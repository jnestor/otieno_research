==> flow/design.v <==
module add3 (input logic [3:0] a,
	     output logic [3:0] y);
  assign y = (a<4'd5) ? a : a+4'd3;
endmodule  
`timescale 1ns / 1ps
module avg_4( 
input logic [7:0] count1, count2, count3, count4,
output logic [7:0] pulseavg
    );
    logic [9:0] sum;
    assign sum = count1 + count2 + count3 + count4;
    assign pulseavg = sum >> 2;
endmodule
module binary_to_bcd( input [7:0] b, output [3:0] hundreds, tens, ones );
   logic [3:0] a1, a2, a3, a4, a5, a6, a7;
   logic [3:0] y1, y2, y3, y4, y5, y6, y7;
   add3 U_ADD3_1 (.a(a1), .y(y1));
   add3 U_ADD3_2 (.a(a2), .y(y2));
   add3 U_ADD3_3 (.a(a3), .y(y3));
   add3 U_ADD3_4 (.a(a4), .y(y4));
   add3 U_ADD3_5 (.a(a5), .y(y5));
   add3 U_ADD3_6 (.a(a6), .y(y6));
   add3 U_ADD3_7 (.a(a7), .y(y7));
   assign a1 = {1'b0, b[7:5]};
   assign a2 = {y1[2:0], b[4]};
   assign a3 = {y2[2:0], b[3]};
   assign a4 = {y3[2:0], b[2]};
   assign a5 = {y4[2:0], b[1]};
   assign a6 = {1'b0,y1[3],y2[3],y3[3]};
   assign a7 = {y6[2:0],y4[3]};
   assign ones = {y5[2:0],b[0]};
   assign tens = {y7[2:0],y5[3]};
   assign hundreds = {2'b0,y6[3],y7[3]};
endmodule  
module counter_bcd(input logic clk, rst, enb,
	       output logic [3:0] q,
	       output logic 	  carry);
assign carry = (q == 4'd9) && enb;
  always_ff @( posedge clk )
    begin
       if (rst || carry) q <= 0;
       else if (enb) q <= q + 1;
    end
endmodule  
module debounce(input logic clk, pb, output logic pb_debounced);
   parameter CLKFREQ = 1000;     
   parameter DEBOUNCE_MS = 10;   
   parameter CTRBITS = $clog2(DEBOUNCE_MS*CLKFREQ/1000);
   logic pb_q1, pb_q2, pb_edge, carry;
   logic [CTRBITS:0] count;   
   assign carry = count[CTRBITS];
   always_ff @(posedge clk)
     begin
	pb_q1 <= pb;
	pb_q2 <= pb_q1;
	if (carry) pb_debounced <= pb_q2;
     end
   assign pb_edge = pb_q1 ^ pb_q2;   
   always_ff @(posedge clk)
     if (pb_edge) count <= '0;
     else if (!carry) count <= count + 1;
endmodule  
module pd_counter (input logic clk, rst, enb, clr,
		     output logic [7:0] q);
   always_ff @(posedge clk)
     if (rst || clr) q <= 0;
     else if (enb && (q != 8'b11111111)) q <= q + 1;
endmodule  
module pd_to_bpm(
    input logic [7:0] pd,
    output logic [7:0] bpm
);
    always_comb begin
        int i;
        bpm = 0;   
        for (i=0; i<=255; i++) begin
            if (i == pd) begin
                if (i <= 23) bpm = 255;
                else bpm = int'( 6000.0/i );
            end
        end
    end
endmodule
module pulse_monitor (
    input logic clk, rst, pulse_in,
	output logic [3:0] d2, d1, d0,
	output logic pulse_led
);
   logic [7:0] count, count1, count2, count3, count4;
   logic [7:0] bpm;                                                     
   logic [7:0] pulseavg;
   logic pulse_db, pulse_sp, cy;                                         
   assign  pulse_led = pulse_in;                                             
   logic [3:0] q_nc;   
   debounce U_PDB(.clk,.pb(pulse_in), .pb_debounced(pulse_db));
   single_pulser U_PULSE (.clk,.din(pulse_db), .d_pulse(pulse_sp));      
   pd_counter U_COUNT (.clk,.rst,.clr(pulse_sp), .enb(cy), .q(count));    
   reg_enb U_REG1 (.clk, .rst, .enb(pulse_sp), .d(count), .q(count1));
   reg_enb U_REG2 (.clk, .rst, .enb(pulse_sp), .d(count1), .q(count2));
   reg_enb U_REG3 (.clk, .rst, .enb(pulse_sp), .d(count2), .q(count3));
   reg_enb U_REG4 (.clk, .rst, .enb(pulse_sp), .d(count3), .q(count4));
   counter_bcd U_BCDCOUNTER(.clk, .rst, .enb(1'b1), .q(q_nc), .carry(cy));
   avg_4 U_AVERAGE(.count1, .count2, .count3,.count4, .pulseavg);          
   pd_to_bpm U_PD_TO_BPM (.pd(pulseavg), .bpm(bpm));
   binary_to_bcd U_B2B (.b(bpm), .hundreds(d2), .tens(d1), .ones(d0));
endmodule
module reg_enb #(parameter W=8) (input logic clk, rst, enb,
		 input logic [W-1:0] d,
		 output logic [W-1:0] q);
   always_ff @(posedge clk)
     if (rst) q <= 0;
     else if (enb) q <= d;
endmodule  
module single_pulser(input logic clk, din, output logic d_pulse);
   logic dq1, dq2;
   always_ff @(posedge clk)
     begin
	   dq1 <= din;
	   dq2 <= dq1;
     end
   assign d_pulse = dq1 & ~dq2;
endmodule  
Step by step through the tools: pulse_monitor
The steps from the RTL of pulse_monitor to its reports follow in flow order.
Line numbers count from 1 in the design file above.
Operators: Yosys type, input widths -> output width; for muxes data width and select width s.
Library cell names are shortened.
Not given: --
- design top: pulse_monitor
- clock: clk
- library: sky130hd
- timing corner: tt_025C_1v80

Elaborated design
Yosys after proc, flatten, opt, wreduce and memory -nomap, before mapping. Memory bits, and registers merged into a memory's read port (data or address), are not among the register bits. Print and check cells are not counted. Equal cells are merged and count once.
- noted add/sub/neg operators: 13
- magnitude comparators: 7
- noted eq/ne operators: 257
- noted multiplexer cells: 264
- bitwise gates (word level) at 3
- reduce/logical cells: 4
- operators by type and width (operator ; number):
    $mux 8 ; 256
    $eq 8x8->1 const A ; 128
    $eq 7x8->1 const A ; 64
    $eq 6x8->1 const A ; 32
    $eq 5x8->1 const A ; 16
    $eq 4x8->1 const A ; 8
    $eq 3x8->1 const A ; 4
    $mux 4 ; 7
    $add 10x8->10 ; 2
    $add 4x2->4 const B ; 5
    $lt 4x3->1 const B ; 5
    $eq 2x8->1 const A ; 2
    $add 8x8->9 ; 1
    $eq 1x8->1 const A ; 1
    $add 3x2->4 const B ; 2
    $add 8x1->8 const B ; 1
    $ne 8x8->1 const B ; 1
    $logic_not 8->1 ; 1
    $lt 3x3->1 const B ; 2
    $add 5x1->5 const B ; 1
    $mux 5 ; 1
    $add 4x1->4 const B ; 1
    $eq 4x4->1 const B ; 1
    $logic_or 1x1->1 ; 2
    $and 1x1->1 ; 1
    $xor 1x1->1 ; 1
    $logic_and 1x1->1 ; 1
    $not 1->1 ; 1
- register bits at 54
- bits of input ports at 3
- noted output and inout bits: 13
- cells after elaboration: 561

Longest topological paths
Longest topological path by Yosys (ltp), each cell counted once; first at word level (registers and memories cut), then after technology mapping (sequential cells cut; the memories' decode and read muxes count).
- depth after elaboration at 270
- noted ABC_AREA: 0
- depth in mapped cells: 42
- depth with buffers taken out at 38

After synthesis
Source: synth_stat.txt of the flow (Yosys; design flattened, memories mapped). It holds for the ABC_AREA given above (unset counts as 0); a run with the other value may have another netlist.
- mapped cells: 814
- noted chip area (Yosys): 6027.0 um2
- sequential area at 1091.0 um2
- flip-flops at 54
- noted buffers: 56
- cell types (type ; number ; area in all (um2)):
    dfxtp_1 ; 53 ; 1.06E+03
    nand2_1 ; 126 ; 472.954
    a21oi_1 ; 70 ; 350.336
    ha_1 ; 26 ; 325.312
    nor2_1 ; 66 ; 247.738
    o21ai_0 ; 41 ; 205.197
    fa_1 ; 9 ; 180.173
    inv_1 ; 48 ; 180.173
    xnor2_1 ; 16 ; 140.134
    clkbuf_1 ; 32 ; 120.115
    mux2i_1 ; 12 ; 120.115
    nor3_1 ; 23 ; 115.11
    nor4_1 ; 13 ; 81.328
    nand3_1 ; 16 ; 80.077
    xor2_1 ; 9 ; 78.826
    a21o_1 ; 10 ; 75.072
    o211ai_1 ; 8 ; 60.058
    o21a_1 ; 8 ; 60.058
Other cell types: 90; their cells: 228.
The figures by module come from a second, unflattened synthesis with its own total; it is not the netlist above.
- cell total of the unflattened synthesis: 796
- noted area (unflattened synthesis): 5973.2 um2
Rows give one instance, submodules left out.
- by module (module ; times used ; cells ; area (um2) ; sequential area (um2)):
    pd_to_bpm ; 1 ; 395 ; 2427.3 ; 0.0
    reg_enb ; 4 ; 26 ; 285.3 ; 160.2
    avg_4 ; 1 ; 105 ; 825.8 ; 0.0
    add3 ; 7 ; 14 ; 83.8 ; 0.0
    pd_counter ; 1 ; 44 ; 435.4 ; 160.2
    debounce ; 1 ; 22 ; 267.8 ; 170.2
    counter_bcd ; 1 ; 19 ; 197.7 ; 80.1
    single_pulser ; 1 ; 3 ; 53.8 ; 40.0
    binary_to_bcd ; 1 ; 4 ; 26.3 ; 0.0
    pulse_monitor ; 1 ; 2 ; 11.3 ; 0.0

Timing after synthesis
Source: OpenSTA report_checks on the synthesized netlist (no wires, ideal clock, input and output delay 20% of the period each), path of least setup slack; recovery checks are left aside. Register names are those of the netlist, which keeps one name where synthesis merged equal registers.
- kind: reg2out
- from: reg U_REG2.q[1]
- to: out d1[2]
- period at 12.5 ns
- output delay at 2.500 ns
- noted time at the first pin: 0.000 ns
- arrival at 7.916 ns
- data required time at 10.000 ns
- slack: 2.084 ns
- noted delay of the path: 7.916 ns
- stages: 41
- buffers on the path at 3
- noted synthesis period reached: 10.416 ns
"delay of the path" is the arrival time less input delay plus setup time.
At an output port there is no setup time.
"stages": output pins that drive a net of the path, with the launching flip-flop's if there is one; two outputs of one cell count as two.
"synthesis period reached" = period - worst setup slack (recovery checks aside). The figure is calculated, with input and output delays left at 20% of the set period.
The rows between start and end are the longest chain of elaborated cells between them; the timing report does not say that the signal goes this way. Where chains are equally long, one stands for them.
Each line given opens the expression or statement behind the cell; cells for indexed reads and writes are added by Yosys, which also makes memories of some case tables.
- cell sequence: dfxtp_1 ha_1 a21o_1 a21oi_1 o21ai_0 a21oi_1 o21bai_1 a21oi_1 xor2_1 fa_1 inv_1 ha_1 a2111oi_4 inv_2 o22ai_4 mux2_4 or4_1 o31ai_1 [... 5 more ...] a22o_1 or3_1 buf_2 and2_4 buf_6 o21ai_0 a21oi_1 ha_1 clkbuf_1 or3_1 o22ai_1 o21ba_2 inv_1 ha_1 inv_1 o21ai_0 nand2_1 mux2i_1
- cells in the longest elaborated chain: 270
- elaborated cells between the ends (all ways): 533
- noted source lines of those cells: 3
- those cells by class: add/sub: 9; compare: 6; eq/ne: 255; mux: 262; reduce/logical: 1
- ends and longest elaborated chain, post-synthesis (what ; line ; text):
    from (decl) ; 109 ; output logic [W-1:0] q);
    from (assign) ; 111 ; if (rst) q <= 0;
    from (assign) ; 112 ; else if (enb) q <= d;
    $add 8x8->9 ; 11 ; assign sum = count1 + count2 + count3 + count4;
    $add 10x8->10 x2 ; 11 ;
    $logic_not 8->1 ; 77 ; if (i == pd) begin
    $mux 8 x256 ; 77 ;
    $add 3x2->4 ; 3 ; assign y = (a<4'd5) ? a : a+4'd3;
    $mux 4 ; 3 ;
    $lt 4x3->1 ; 3 ;
    $mux 4 ; 3 ;
    $lt 4x3->1 ; 3 ;
    $mux 4 ; 3 ;
    $add 4x2->4 ; 3 ;
    $mux 4 ; 3 ;
    $add 4x2->4 ; 3 ;
    $mux 4 ; 3 ;
    to (decl) ; 86 ; output logic [3:0] d2, d1, d0,

Worst path after layout
From the final timing report of run A: the path of least setup slack in the routed layout; clock arrival at registers is part of the times.
- kind: reg2out
- from: reg U_REG1.q[1]
- to: out d0[2]
- period at 7.48 ns
- output delay at 1.50 ns
- noted time at the first pin: 0.29 ns
- arrival at 7.98 ns
- data required time at 5.98 ns
- slack: -2.00 ns
- stages: 41
- buffers on the path at 8
The rows between start and end are the longest chain of elaborated cells between them; the timing report does not say that the signal goes this way. Where chains are equally long, one stands for them.
- cell sequence: dfxtp_4 ha_4 a21o_1 a21oi_2 o21ai_2 a21oi_2 xnor2_1 fa_1 inv_1 ha_1 buf_6 o21a_1 o21a_4 buf_12 a2bb2oi_4 o31a_1 buf_6 buf_12 [... 5 more ...] and3_4 a41oi_4 a22o_4 or3_4 buf_6 and2_4 buf_6 o21ai_2 a21oi_2 ha_2 buf_6 maj3_2 o221ai_2 xor2_2 ha_2 o21bai_4 mux2i_2 buf_2
- cells in the longest elaborated chain: 270
- elaborated cells between the ends (all ways): 530
- noted source lines of those cells: 3
- those cells by class: add/sub: 8; compare: 5; eq/ne: 255; mux: 261; reduce/logical: 1
- ends and longest elaborated chain, post-layout (what ; line ; text):
    from (decl) ; 109 ; output logic [W-1:0] q);
    from (assign) ; 111 ; if (rst) q <= 0;
    from (assign) ; 112 ; else if (enb) q <= d;
    $add 8x8->9 ; 11 ; assign sum = count1 + count2 + count3 + count4;
    $add 10x8->10 x2 ; 11 ;
    $logic_not 8->1 ; 77 ; if (i == pd) begin
    $mux 8 x256 ; 77 ;
    $add 3x2->4 ; 3 ; assign y = (a<4'd5) ? a : a+4'd3;
    $mux 4 ; 3 ;
    $lt 4x3->1 ; 3 ;
    $mux 4 ; 3 ;
    $lt 4x3->1 ; 3 ;
    $mux 4 ; 3 ;
    $lt 4x3->1 ; 3 ;
    $mux 4 ; 3 ;
    $add 4x2->4 ; 3 ;
    $mux 4 ; 3 ;
    to (decl) ; 86 ; output logic [3:0] d2, d1, d0,

Data sheet: physical implementation of pulse_monitor

Record of 2 stored runs of the RTL-to-layout flow on pulse_monitor, platform sky130hd. The runs are unordered. Constraints: input delay and output delay 20% of the set period each, output load 0.01 pF.
By "period reached" is meant the clock period of the run minus its worst setup slack. This is arithmetic on one report: input and output delays are still those of the set period (20% each).
"time on the worst setup path" means the part of the period allowed to the worst setup path (the constraints hold back 20% at inputs and 20% at outputs) less its slack; where the path has registers, the arrival times of their clocks count too.
"power consumption" rests on the timing tool's default activity at the inputs, not on a simulated workload.

Run A

==> flow/run.sh <==
#!/bin/bash
# the make line also repeats the synthesis and layout settings of config.mk as NAME=value (left out here)
make -C /OpenROAD-flow-scripts/flow DESIGN_CONFIG=/design/flow/config.mk WORK_HOME=/design/flow/orfs CLKGATE_MAP_FILE= finish
==> flow/config.mk <==
export PLATFORM = sky130hd
export DESIGN_NAME = pulse_monitor
export DESIGN_NICKNAME = pulse_monitor
export VERILOG_FILES = /design/flow/design.v
export SDC_FILE = /design/flow/constraint.sdc
export NUM_CORES = 4
export LEC_CHECK = 0
export CAP_MARGIN = 5
export CORE_MARGIN = 4
export CORE_UTILIZATION = 32
export GPL_ROUTABILITY_DRIVEN = 0
export GPL_TIMING_DRIVEN = 0
export MAX_ROUTING_LAYER = met4
export MIN_ROUTING_LAYER = met1
export SETUP_SLACK_MARGIN = 0.8
export SLEW_MARGIN = 20
==> flow/constraint.sdc <==
create_clock -name core_clock -period 7.48 [get_ports {clk}]
set_input_delay 1.4960 -clock core_clock [delete_from_list [all_inputs] [get_ports {clk}]]
set_output_delay 1.4960 -clock core_clock [all_outputs]
set_load 0.01 [all_outputs]

Measured in run A:
- noted the final design utilization: 46.0%
- worst hold slack at 0.341 ns
- time on the worst setup path: 7.98 ns
- type of the worst setup path: reg2out
- area inside the die boundary: 21094.7 um2
- noted the summed negative setup slack: -16.538 ns
- period reached: 9.479 ns
- noted the standard-cell area of the final layout: 8395.5 um2
- worst slack on setup checks: -1.999 ns
- chip area after synthesis (Yosys) at 6027.0 um2
- power consumption: 0.0005714 W

Run B

==> flow/run.sh <==
#!/bin/bash
# the make line also repeats the synthesis and layout settings of config.mk as NAME=value (left out here)
make -C /OpenROAD-flow-scripts/flow DESIGN_CONFIG=/design/flow/config.mk WORK_HOME=/design/flow/orfs CLKGATE_MAP_FILE= finish
==> flow/config.mk <==
export PLATFORM = sky130hd
export DESIGN_NAME = pulse_monitor
export DESIGN_NICKNAME = pulse_monitor
export VERILOG_FILES = /design/flow/design.v
export SDC_FILE = /design/flow/constraint.sdc
export NUM_CORES = 4
export LEC_CHECK = 0
export CAP_MARGIN = 20
export CELL_PAD_IN_SITES_GLOBAL_PLACEMENT = 3
export CORE_ASPECT_RATIO = 0.92
export CORE_MARGIN = 2
export CORE_UTILIZATION = 69
export MAX_ROUTING_LAYER = met5
export PLACE_DENSITY_LB_ADDON = 0.15
export SETUP_SLACK_MARGIN = 0.54
export SLEW_MARGIN = 20
export TNS_END_PERCENT = 80
==> flow/constraint.sdc <==
create_clock -name core_clock -period 12.5 [get_ports {clk}]
set_input_delay 2.5000 -clock core_clock [delete_from_list [all_inputs] [get_ports {clk}]]
set_output_delay 2.5000 -clock core_clock [all_outputs]
set_load 0.01 [all_outputs]

Run B: did not finish, placement stopped with FLW-0024.
